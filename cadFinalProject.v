==> flow/design.v <==
`timescale 1ns / 1ps
module detector(	input clk,
		input[9:0] bloodP,
		input[9:0] breathR,
		input[9:0] heartB,
		input[9:0] age,
		output reg alarm,
		output reg BP,
		output reg BR,
		output reg HB);
	always @(posedge clk)
	begin
		alarm =0;
		BP=0;
		BR=0;
		HB=0;
		if (age < 20)
		begin
			if (bloodP > 123)
			begin
				BP = 1;
				if(breathR > 20) begin
					alarm = 1;
					BR=1;
				end
				if(heartB > 85) begin
					alarm = 1;
					HB = 1;
				end
			end
			else if (breathR > 20) begin
				BR=1;
				if(heartB > 85) begin
					alarm = 1;
					HB = 1;
				end
			end
			else if (heartB > 85) begin
				HB=1;
			end
		end		
		else if (age <= 30)
		begin
			if (bloodP > 128)
			begin
				BP = 1;
				if(breathR > 18) begin
					alarm = 1;
					BR=1;
				end
				if(heartB > 75) begin
					alarm = 1;
					HB = 1;
				end
			end
			else if (breathR > 18) begin
				BR=1;
				if(heartB > 75) begin
					alarm = 1;
					HB = 1;
				end
			end
			else if(heartB > 75) HB=1;
		end
		else if (age <= 60)
		begin
			if (bloodP > 130)
			begin
				BP = 1;
				if(breathR > 16) begin
					alarm = 1;
					BR=1;
				end
				if(heartB > 70) begin
					alarm = 1;
					HB = 1;
				end
			end
			else if (breathR > 16) begin
				BR=1;
				if(heartB > 70) begin
					alarm = 1;
					HB = 1;
				end
			end
			else if(heartB > 70) HB=1;
		end
		else begin
			if (bloodP > 134)
			begin
				BP = 1;
				if(breathR > 18) begin
					alarm = 1;
					BR=1;
				end
				if(heartB > 65) begin
					alarm = 1;
					HB = 1;
				end
			end
			else if (breathR > 18) begin
				BR=1;
				if(heartB > 65) begin
					alarm = 1;
					HB = 1;
				end
			end
			else if(heartB>65) HB=1;
		end
	end
endmodule
==> From RTL to reports: detector <==
Tool output for the design above, in the order of the flow.
Line numbers count from 1 in the design file above.
Operators carry their Yosys type and port widths (W data, S select, Z words).
{ "inputs": {"design": "detector", "clock": "clk", "library": "sky130hd", "corner": "tt_025C_1v80"} }

==> Word-level counts <==
Counts by Yosys on the flattened word-level netlist (proc, flatten, opt, wreduce; memories kept). Register bits leave out memories and registers merged into their read ports (data or address); mux counts leave out enables and synchronous resets folded into registers. Print and check cells are left out. Cells with the same type and inputs are merged into one.
{ "bits": {"wordCells": 53, "out_inout_bits": 4, "reg_bits": 4} }
{ "classes": {"mux": 35, "compare": 14} }
{ "op_table": {"columns": ["cell", "n"], "rows": [
  ["$gt A10 B7 Y1 const B", 5],
  ["$mux W1", 35],
  ["$gt A10 B5 Y1 const B", 3],
  ["$gt A10 B8 Y1 const B", 3],
  ["$le A10 B5 Y1 const B", 1],
  ["$lt A10 B5 Y1 const B", 1],
  ["$le A10 B6 Y1 const B", 1]
]} }

==> Depth <==
Yosys ltp: most cells in a row. Word level: on the elaborated netlist, between registers, memories and ports. Mapped: between sequential cells and ports; inverters and the memories' decode and read muxes count.
{ "depth": {"ltp_word": 7, "ABC_AREA": 1, "mapped_depth": 13} }

==> Mapped cells and area <==
Source: synth_stat.txt of the flow (Yosys; design flattened, memories mapped). It holds for the ABC_AREA given above (unset counts as 0); a run with the other value may have another netlist.
{ "synth_totals": {"flip_flops": 4, "mapped_area_um2": 863.3, "cell_count": 179, "sequential_area_um2": 80.1} }
{ "types": {"columns": ["cell", "n", "type_area_um2"], "rows": [
  ["sky130_fd_sc_hd__nand2_1", 49, 183.926],
  ["sky130_fd_sc_hd__inv_1", 40, 150.144],
  ["sky130_fd_sc_hd__nor2_1", 26, 97.594],
  ["sky130_fd_sc_hd__dfxtp_1", 4, 80.077],
  ["sky130_fd_sc_hd__nand3_1", 14, 70.067],
  ["sky130_fd_sc_hd__nor2_2", 7, 43.792],
  ["sky130_fd_sc_hd__nor3_1", 7, 35.034],
  ["sky130_fd_sc_hd__a21oi_1", 6, 30.029],
  ["sky130_fd_sc_hd__nand2_2", 4, 25.024],
  ["sky130_fd_sc_hd__o211ai_1", 3, 22.522],
  ["sky130_fd_sc_hd__nor3_2", 2, 20.019],
  ["sky130_fd_sc_hd__o21ai_1", 4, 20.019],
  ["sky130_fd_sc_hd__nand4_1", 3, 18.768],
  ["sky130_fd_sc_hd__o21ai_2", 2, 17.517],
  ["sky130_fd_sc_hd__o21ai_0", 3, 15.014],
  ["sky130_fd_sc_hd__a21oi_2", 1, 8.758],
  ["sky130_fd_sc_hd__nand3b_1", 1, 7.507],
  ["sky130_fd_sc_hd__o21bai_1", 1, 7.507]
]} }
Other cell types: 2; their cells: 2.

==> Path before layout <==
OpenSTA on the mapped netlist: ideal clock, no wires. The path of least setup slack (recovery checks aside). Input and output delay are each 20% of the period. Register names are those of the netlist, which keeps one name where synthesis merged equal registers.
{ "synth_path": {"path_type": "input-to-reg", "from": "input port breathR[6]", "to": "register alarm", "tclk_ns": 2.21, "t_first_pin_ns": 0.442, "n_path_buf": 0, "path_delay_ns": 0.863, "setup_time_ns": 0.112, "required_ns": 2.098, "arrival_ns": 1.193, "slack_ns": 0.905, "driving_pins": 10, "synth_period_reached_ns": 1.305} }
"path_delay_ns" is the arrival time less input delay plus setup time.
"driving_pins" counts driving pins, that of a launching flip-flop among them; a cell with two outputs on the path counts twice.
"synth_period_reached_ns" = period - worst setup slack (recovery checks aside). The figure is calculated, with input and output delays left at 20% of the set period.
The rows between start and end are the longest chain of elaborated cells between them; the timing report does not say that the signal goes this way. Where chains are equally long, one stands for them.
A line is the first line of the expression or statement that the cell stems from. Yosys adds cells for indexed reads and writes and turns some case tables into memories.
A register here has more assigning lines than the two given.
{ "synth_via": {"cell_sequence": "sky130_fd_sc_hd__nor2_2 -> sky130_fd_sc_hd__nand2_2 -> sky130_fd_sc_hd__nor3_2 -> sky130_fd_sc_hd__o21ai_2 -> sky130_fd_sc_hd__inv_1 -> sky130_fd_sc_hd__nand2_1 -> sky130_fd_sc_hd__nand2_1 -> sky130_fd_sc_hd__nand3_1 -> sky130_fd_sc_hd__nand2_1 -> sky130_fd_sc_hd__nand2_1", "elab_chain_len": 7} }
{ "synth_lines": {"columns": ["item", "line", "source"], "rows": [
  ["start, declared", 4, "input[9:0] breathR,"],
  ["$gt A10 B5 Y1", 92, "if(breathR > 18) begin"],
  ["$mux W1", 92, null],
  ["$mux W1", 96, "if(heartB > 65) begin"],
  ["$mux W1", 89, "if (bloodP > 134)"],
  ["$mux W1", 65, "else if (age <= 60)"],
  ["$mux W1", 42, "else if (age <= 30)"],
  ["$mux W1", 17, "if (age < 20)"],
  ["end, assigned", 13, "alarm =0;"],
  ["end, assigned", 23, "alarm = 1;"],
  ["end, declared", 7, "output reg alarm,"]
]} }

Design detector on sky130hd. What follows are 2 stored runs of the flow, each under its own settings; their order means nothing. The constraints put input and output delay at 20% of the set period each and load the outputs with 0.01 pF.

settings of record 1
{
  "period_ns": 1.96,
  "CORE_UTILIZATION": 48,
  "PLACE_DENSITY_LB_ADDON": 0.3,
  "CELL_PAD_IN_SITES_DETAIL_PLACEMENT": 2,
  "ABC_AREA": 1,
  "GPL_TIMING_DRIVEN": 0,
  "GPL_ROUTABILITY_DRIVEN": 1,
  "CTS_CLUSTER_SIZE": 29,
  "MIN_ROUTING_LAYER": "met1",
  "MAX_ROUTING_LAYER": "met5",
  "CAP_MARGIN": 20,
  "CORE_MARGIN": 2,
  "SLEW_MARGIN": 20
}
report of record 1: did not finish, place, DPL-0033

settings of record 2
{
  "period_ns": 1.44,
  "CORE_UTILIZATION": 39,
  "SETUP_SLACK_MARGIN": 0.04,
  "PLACE_DENSITY": 0.9,
  "ABC_AREA": 0,
  "SLEW_MARGIN": 5,
  "CAP_MARGIN": 20,
  "CORE_MARGIN": 2
}
report of record 2: did not finish, cts, DPL-0033
